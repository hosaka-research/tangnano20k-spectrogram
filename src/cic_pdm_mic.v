==> flow/design.v <==
module cic_pdm_mic_90M_3M_6k( input wire CLK, output mic_clk, input wire mic_data,
                                output wire [17:0] o_data0, output wire o_vld, output wire [5:0] o_range_over, input wire RST );
    reg signed [31:0] data0I1=0, data0D0=0, data0B1=0;
    reg signed [31:0] data0I2=0, data0D1=0, data0B2=0;
    reg signed [31:0] data0I3=0, data0D2=0, data0B3=0;
    reg [4:0] mic_count=0;
    localparam mic_count_stop = 5'd15;  
    wire mic_count_isend = (mic_count==mic_count_stop-1);
    reg [9:0] data_count=0;
    localparam data_count_stop = 10'd1000;  
    wire data_count_isend = (data_count==data_count_stop-1);
    always@(posedge CLK) mic_count <= mic_count_isend ? 5'h0 : mic_count+5'h1;
    always@(posedge CLK) if(mic_count_isend) data_count <= data_count_isend ? 10'h0 : data_count+10'h1;
    assign mic_clk = data_count[0];  
    always@(posedge CLK) if(mic_count_isend&&mic_clk) begin
        data0I1 <= data0I1 + mic_data;
        data0I2 <= data0I2 + data0I1;
        data0I3 <= data0I3 + data0I2;
    end
    always@(posedge CLK) if(mic_count_isend&&data_count_isend) begin  
        data0B3 <= data0I3; data0D2 <= data0I3 - data0B3;
        data0B2 <= data0D2; data0D1 <= data0D2 - data0B2;
        data0B1 <= data0D1; data0D0 <= data0D1 - data0B1;
    end
    reg o_vld0 = 0;
    always@(posedge CLK) o_vld0 <= (mic_count_isend&&data_count_isend);
    wire signed [31:0] o_low_cut;
    wire o_low_cut_vld;
    low_cut lc( .CLK(CLK), .i_vld( o_vld0 ), .i_data( data0D0 ), .o_vld( o_low_cut_vld ), .o_data( o_low_cut ));
    wire o_agc_valid;
    wire [17:0] o_agc_data;
    simple_AGC agc( .CLK(CLK), .i_vld(o_low_cut_vld), .i_data(o_low_cut), .o_vld(o_agc_vld), .o_data(o_agc_data), 
        .o_range_over(o_range_over), .RST(RST) );
    assign o_data0 = $signed(o_agc_data);  
    assign o_vld = o_agc_vld;
endmodule
module cic_pdm_mic_120M_3M_11718( input wire CLK, output mic_clk, input wire mic_data,
                                output wire [17:0] o_data0, output wire o_vld, output wire [5:0] o_range_over, input wire RST );
    reg signed [31:0] data0I1=0, data0D0=0, data0B1=0;
    reg signed [31:0] data0I2=0, data0D1=0, data0B2=0;
    reg signed [31:0] data0I3=0, data0D2=0, data0B3=0;
    reg [4:0] mic_count=0;
    localparam mic_count_stop = 5'd20;  
    wire mic_count_isend = (mic_count==mic_count_stop-1);
    reg [9:0] data_count=0;
    localparam data_count_stop = 10'd512;  
    wire data_count_isend = (data_count==data_count_stop-1);
    always@(posedge CLK) mic_count <= mic_count_isend ? 5'h0 : mic_count+5'h1;
    always@(posedge CLK) if(mic_count_isend) data_count <= data_count_isend ? 10'h0 : data_count+10'h1;
    assign mic_clk = data_count[0];  
    always@(posedge CLK) if(mic_count_isend&&mic_clk) begin
        data0I1 <= data0I1 + mic_data;
        data0I2 <= data0I2 + data0I1;
        data0I3 <= data0I3 + data0I2;
    end
    always@(posedge CLK) if(mic_count_isend&&data_count_isend) begin  
        data0B3 <= data0I3; data0D2 <= data0I3 - data0B3;
        data0B2 <= data0D2; data0D1 <= data0D2 - data0B2;
        data0B1 <= data0D1; data0D0 <= data0D1 - data0B1;
    end
    reg o_vld0 = 0;
    always@(posedge CLK) o_vld0 <= (mic_count_isend&&data_count_isend);
    wire signed [31:0] o_low_cut;
    wire o_low_cut_vld;
    low_cut lc( .CLK(CLK), .i_vld( o_vld0 ), .i_data( data0D0 ), .o_vld( o_low_cut_vld ), .o_data( o_low_cut ));
    wire o_agc_valid;
    wire [17:0] o_agc_data;
    simple_AGC agc( .CLK(CLK), .i_vld(o_low_cut_vld), .i_data(o_low_cut), .o_vld(o_agc_vld), .o_data(o_agc_data), 
        .o_range_over(o_range_over), .RST(RST) );
    assign o_data0 = $signed(o_agc_data);  
    assign o_vld = o_agc_vld;
endmodule
module low_cut( input CLK, input i_vld, input [31:0] i_data, output o_vld, output [31:0] o_data );    
    reg signed [39:0] avr = 0;
    reg signed [31:0] o_reg = 0;
    always@(posedge CLK) if( i_vld ) o_reg <= $signed($signed(i_data)-$signed(avr[39:8]));
    reg vld1 = 0;
    always@(posedge CLK) vld1 <= i_vld;
    always@(posedge CLK) if( vld1 ) avr <= $signed(avr) + $signed(o_reg);
    assign o_data = o_reg;
    assign o_vld = vld1;
endmodule
module simple_AGC( input CLK, input i_vld, input signed [33:0] i_data,
                    output o_vld, output signed [17:0] o_data, output [5:0] o_range_over, input RST );
    reg [12:0] g_counter = 12'd0;
    always@(posedge CLK) if(vld4) g_counter <= range_over ? 12'd0 : g_counter+12'd1;
    reg [3:0] shift = 4'h2;
    always@(posedge CLK) if(vld4) begin
        shift <= RST ? 4'h0 : 
                 (range_over ? ( shift == 4'hf ? 4'hf : shift+4'h1 ):
                    ((g_counter == 12'hfff) ? (shift==4'h0 ? 4'h0 :shift-4'h1 ) : shift));
    end
    localparam in_b = 34;
    localparam out_b = 18;
    localparam d0_b = out_b + 15 + 1;  
    localparam omit_b = 0;  
    wire [d0_b-1:0] d0n = {i_data[in_b-1],&i_data[in_b-2:d0_b-2+omit_b],i_data[d0_b-3+omit_b:omit_b]};
    wire [d0_b-1:0] d0p = {i_data[in_b-1],|i_data[in_b-2:d0_b-2+omit_b],i_data[d0_b-3+omit_b:omit_b]};
    reg signed [d0_b-1:0] d0;
    always@(posedge CLK) if(i_vld) d0 <= i_data[in_b-1] ?
                {i_data[in_b-1],&i_data[in_b-2:d0_b-2+omit_b],i_data[d0_b-3+omit_b:omit_b]}:
                {i_data[in_b-1],|i_data[in_b-2:d0_b-2+omit_b],i_data[d0_b-3+omit_b:omit_b]};
    reg vld0 = 0;
    always@(posedge CLK) vld0 <= i_vld;
    localparam d1_b = out_b + 7 + 1;
    wire [d1_b-1:0] d1n = shift[3] ? { d0[d0_b-1], &d0[d0_b-2:d1_b-2+8], d0[d1_b-2-1+8:8]}:
                                     { d0[d0_b-1], &d0[d0_b-2:d1_b-2+0], d0[d1_b-2-1+0:0]};
    wire [d1_b-1:0] d1p = shift[3] ? { d0[d0_b-1], |d0[d0_b-2:d1_b-2+8], d0[d1_b-2-1+8:8]}:
                                     { d0[d0_b-1], |d0[d0_b-2:d1_b-2+0], d0[d1_b-2-1+0:0]};
    reg [d1_b-1:0] d1;
    always@(posedge CLK) if(vld0) d1 <= d0[d0_b-1] ? d1n : d1p;
    reg vld1 = 0;
    always@(posedge CLK) vld1 <= vld0;
    localparam d2_b = out_b + 3 + 1;
    wire [d2_b-1:0] d2n = shift[2] ? { d1[d1_b-1], &d1[d1_b-2:d2_b-2+4], d1[d2_b-2-1+4:4]}:
                                     { d1[d1_b-1], &d1[d1_b-2:d2_b-2+0], d1[d2_b-2-1+0:0]};
    wire [d2_b-1:0] d2p = shift[2] ? { d1[d1_b-1], |d1[d1_b-2:d2_b-2+4], d1[d2_b-2-1+4:4]}:
                                     { d1[d1_b-1], |d1[d1_b-2:d2_b-2+0], d1[d2_b-2-1+0:0]};
    reg [d2_b-1:0] d2;
    always@(posedge CLK) if(vld1) d2 <= d1[d1_b-1] ? d2n : d2p;
    reg vld2 = 0;
    always@(posedge CLK) vld2 <= vld1;
    localparam d3_b = out_b + 1 + 1;
    wire [d3_b-1:0] d3n = shift[1] ? { d2[d2_b-1], &d2[d2_b-2:d3_b-2+2], d2[d3_b-2-1+2:2]}:
                                     { d2[d2_b-1], &d2[d2_b-2:d3_b-2+0], d2[d3_b-2-1+0:0]};
    wire [d3_b-1:0] d3p = shift[1] ? { d2[d2_b-1], |d2[d2_b-2:d3_b-2+2], d2[d3_b-2-1+2:2]}:
                                     { d2[d2_b-1], |d2[d2_b-2:d3_b-2+0], d2[d3_b-2-1+0:0]};
    reg [d3_b-1:0] d3;
    always@(posedge CLK) if(vld2) d3 <= d2[d2_b-1] ? d3n : d3p;
    reg vld3 = 0;
    always@(posedge CLK) vld3 <= vld2;
    localparam d4_b = out_b + 0 + 1;
    wire [d4_b-1:0] d4n = shift[0] ? { d3[d3_b-1], &d3[d3_b-2:d4_b-2+1], d3[d4_b-2-1+1:1]}:
                                     { d3[d3_b-1], &d3[d3_b-2:d4_b-2+0], d3[d4_b-2-1+0:0]};
    wire [d4_b-1:0] d4p = shift[0] ? { d3[d3_b-1], |d3[d3_b-2:d4_b-2+1], d3[d4_b-2-1+1:1]}:
                                     { d3[d3_b-1], |d3[d3_b-2:d4_b-2+0], d3[d4_b-2-1+0:0]};
    reg [d4_b-1:0] d4;
    always@(posedge CLK) if(vld3) d4 <= d3[d3_b-1] ? d4n : d4p;
    reg vld4 = 0;
    always@(posedge CLK) vld4 <= vld3;
    assign o_data = {d4[d4_b-1], d4[d4_b-3:0]};
    wire range_over = (d4[d4_b-1] != d4[d4_b-2]);
    assign o_vld = vld4;
    assign o_range_over = { ~range_over, 1'h1, (~shift) };  
endmodule
From RTL to reports: cic_pdm_mic_90M_3M_6k --
Tool output for the design above, in the order of the flow. Lines are those of the file above, counted from 1. Cell names lack the library's common part. Not given: --
Inputs: design top cic_pdm_mic_90M_3M_6k, clock input CLK, standard-cell library sky130hd, library corner tt_025C_1v80

Elaborated design --
Counts by Yosys on the flattened word-level netlist (proc, flatten, opt, wreduce; memories kept). Register bits leave out memories and registers merged into their read ports (data or address). Print and check cells are left out. Cells with the same type and inputs are merged into one.
Storage and ports: output and inout port bits 26, word-level cells 76, register bits after elaboration 518
Operators by class: add/sub/neg operators 13, reductions and logical operators 13, bitwise operators 2, mux-type cells 16, equal/unequal tests 5
Operator list (count):
- 32-bit subtractor | 4
- 32-bit adder | 2
- 19-bit 2-to-1 mux | 3
- 25-bit 2-to-1 mux | 2
- 21-bit 2-to-1 mux | 2
- 40-bit by 32-bit adder with 40-bit output | 1
- 18-bit 2-to-1 mux | 2
- 32-bit by 1-bit adder with 32-bit output | 1
- 26-bit 2-to-1 mux | 1
- 22-bit 2-to-1 mux | 1
- 20-bit 2-to-1 mux | 1
- 4-bit 2-to-1 mux | 4
- 13-bit by 1-bit adder with 13-bit output with constant B | 1
- 13-bit by 12-bit == test with 1-bit output with constant B | 1
- 10-bit by 1-bit adder with 10-bit output with constant B | 1
- 10-bit == test with constant B | 1
- 9-bit AND reduction | 1
- 9-bit OR reduction | 1
- 5-bit by 1-bit adder with 5-bit output with constant B | 1
- 5-bit by 4-bit == test with 1-bit output with constant B | 1
- 5-bit AND reduction | 1
- 5-bit OR reduction | 1
- 2-bit AND reduction | 2
- 4-bit by 1-bit adder with 4-bit output with constant B | 1
- 4-bit by 1-bit subtractor with 4-bit output with constant B | 1
- 4-bit == test with constant B | 1
- 4-bit inverter | 1
- 4-bit zero test | 1
Other operator kinds: 7; their cells: 8.

Longest topological paths --
Yosys ltp: most cells in a row. Word level: on the elaborated netlist, between registers, memories and ports. Mapped: between sequential cells and ports; inverters and the memories' decode and read muxes count.
Logic depth: word-level depth 4, ABC_AREA 0, depth in mapped cells 12, depth with buffers taken out 12

Synthesis result --
The flow's flattened synthesis, as Yosys stat reports it; memories are mapped. The netlist is that of the ABC_AREA named above (0 if unset); the other value can give another one.
Mapped netlist: sequential area 15434.8 µm², chip area (Yosys) 30027.5 µm², mapped cells 2602, mapped flip-flops 518
Cells by type:
- edfxtp_1 | count 506, area in all 1.52E+04 µm²
- ha_1 | count 233, area in all 2.92E+03 µm²
- xnor2_1 | count 169, area in all 1480.17 µm²
- a21o_1 | count 139, area in all 1.04E+03 µm²
- a21oi_1 | count 192, area in all 960.922 µm²
- mux2_2 | count 79, area in all 889.603 µm²
- inv_1 | count 196, area in all 735.706 µm²
- xor2_1 | count 76, area in all 665.638 µm²
- nor2_1 | count 151, area in all 566.794 µm²
- nand2_1 | count 142, area in all 533.011 µm²
- o21ai_0 | count 91, area in all 455.437 µm²
- nand3_1 | count 64, area in all 320.307 µm²
- o21a_1 | count 36, area in all 270.259 µm²
- dfxtp_1 | count 12, area in all 240.23 µm²
- nand4_1 | count 34, area in all 212.704 µm²
- o21bai_1 | count 27, area in all 202.694 µm²
- a31oi_1 | count 32, area in all 200.192 µm²
- and3_1 | count 32, area in all 200.192 µm²
Other cell types: 74; their cells: 391. By module: a second synthesis without flattening, with its own total; a netlist apart from the flattened one above.
Second synthesis, totals: cells (unflattened synthesis) 2600, area (unflattened synthesis) 30142.7 µm²
Each row is one instance without its submodules.
Modules:
- cic_pdm_mic_90M_3M_6k | instances 1, cells 1644, area 18265.0 µm², seq. area 9068.7 µm²
- simple_AGC | instances 1, cells 352, area 5958.2 µm², seq. area 4244.1 µm²
- low_cut | instances 1, cells 604, area 5919.4 µm², seq. area 2182.1 µm²

Worst setup path after synthesis --
Source: OpenSTA report_checks on the synthesized netlist (no wires, ideal clock, input and output delay 20% of the period each), path of least setup slack; recovery checks are left aside. Register names are those of the netlist, which keeps one name where synthesis merged equal registers.
Timing path post-synthesis: path kind reg2reg, start reg data_count[0], end reg o_vld0, buffers on the path 0, slack 220 ps, driving pins on the path 5, delay of the path 6559 ps, period 6780 ps, arrival 5946 ps, synthesis period reached 6560 ps
"delay of the path" is the arrival time less input delay plus setup time. "driving pins on the path" counts driving pins, that of a launching flip-flop among them; a cell with two outputs on the path counts twice. "synthesis period reached" = period - worst setup slack (recovery checks aside). The figure is calculated, with input and output delays left at 20% of the set period. Between the ends stands the longest chain of elaborated cells between them, by number of cells; it is not shown to be the way that was timed. Of several equally long chains one is given. A line is the first line of the expression or statement that the cell stems from. Yosys adds cells for indexed reads and writes and turns some case tables into memories.
Between the ends, post-synthesis: path through edfxtp_1 -> ha_1 -> nand3_1 -> nor4_1 -> and2_1, length of the longest elaborated chain 2, elaborated cells between the ends (all ways) 2
RTL lines, path post-synthesis:
- start, declared | line 9 | reg [9:0] data_count=0;
- start, assigned | line 13 | always@(posedge CLK) if(mic_count_isend) data_count <= data_count_isend ? 10'h0 : data_count+10'h1;
- 10-bit == test | line 11 | wire data_count_isend = (data_count==data_count_stop-1);
- 1-bit logical AND | line 26 | always@(posedge CLK) o_vld0 <= (mic_count_isend&&data_count_isend);
- end, assigned | line 26
- end, declared | line 25 | reg o_vld0 = 0;

Timing after layout --
Path of least setup slack in the final report of job 1 (OpenROAD, finished layout, wires in). Where an end is a register, its clock arrival counts in the times. The report prints the path's times to 10 ps; the period is as set.
Timing path post-layout: path kind reg2out, start reg agc.shift[0], end out o_range_over[0], driving pins on the path 3, arrival 2380 ps, slack 3170 ps, buffers on the path 1, output delay 1390 ps, period 6940 ps
Between the ends stands the longest chain of elaborated cells between them, by number of cells; it is not shown to be the way that was timed. Of several equally long chains one is given.
Between the ends, post-layout: path through edfxtp_1 -> inv_1 -> clkdlybuf4s50_1, length of the longest elaborated chain 1, elaborated cells between the ends (all ways) 1, source lines of those cells 1
RTL lines, path post-layout:
- start, declared | line 87 | reg [3:0] shift = 4'h2;
- start, assigned | line 89 | shift <= RST ? 4'h0 :
- 4-bit inverter | line 144 | assign o_range_over = { ~range_over, 1'h1, (~shift) };
- end, declared | line 2 | output wire [17:0] o_data0, output wire o_vld, output wire [5:0] o_range_over, input wire RST );

Subject: cic_pdm_mic_90M_3M_6k on sky130hd, stored results

Hello all,

cic_pdm_mic_90M_3M_6k through Yosys and OpenROAD on sky130hd: 2 stored runs, unordered, with their settings and measured results. The constraints put input and output delay at 20% of the set period each and load the outputs with 0.01 pF.
"achieved clock period" = clock period - worst setup slack. The figure is calculated, with input and output delays left at 20% of the set period.
"power" is the tool's figure for a default switching activity; nothing was simulated.
[job 1] settings: period_ns=6.94, CORE_UTILIZATION=34, SETUP_SLACK_MARGIN=-0.12, PLACE_DENSITY=0.73, HOLD_SLACK_MARGIN=0.1, CORE_MARGIN=10, CELL_PAD_IN_SITES_GLOBAL_PLACEMENT=3, CELL_PAD_IN_SITES_DETAIL_PLACEMENT=1, TNS_END_PERCENT=70, MAX_ROUTING_LAYER=met4, CAP_MARGIN=20, SLEW_MARGIN=20
[job 1] result: chip area after synthesis (Yosys) 30027.5 µm², die area 100603.0 µm², standard-cell area of the final layout 33649.8 µm², worst setup slack after layout 3170 ps, total negative slack 0 ps, worst hold slack 447 ps, power 6.797 mW, achieved clock period 3770 ps
[job 2] settings: period_ns=10.4, CORE_UTILIZATION=66, SETUP_SLACK_MARGIN=2.67, PLACE_DENSITY_LB_ADDON=0.24, CORE_ASPECT_RATIO=0.53, CELL_PAD_IN_SITES_DETAIL_PLACEMENT=1, GPL_TIMING_DRIVEN=1, CTS_CLUSTER_DIAMETER=29, SLEW_MARGIN=40, MIN_ROUTING_LAYER=met1, CAP_MARGIN=20, CORE_MARGIN=2
[job 2] result: did not finish, routing stopped with GRT-0232

Thanks
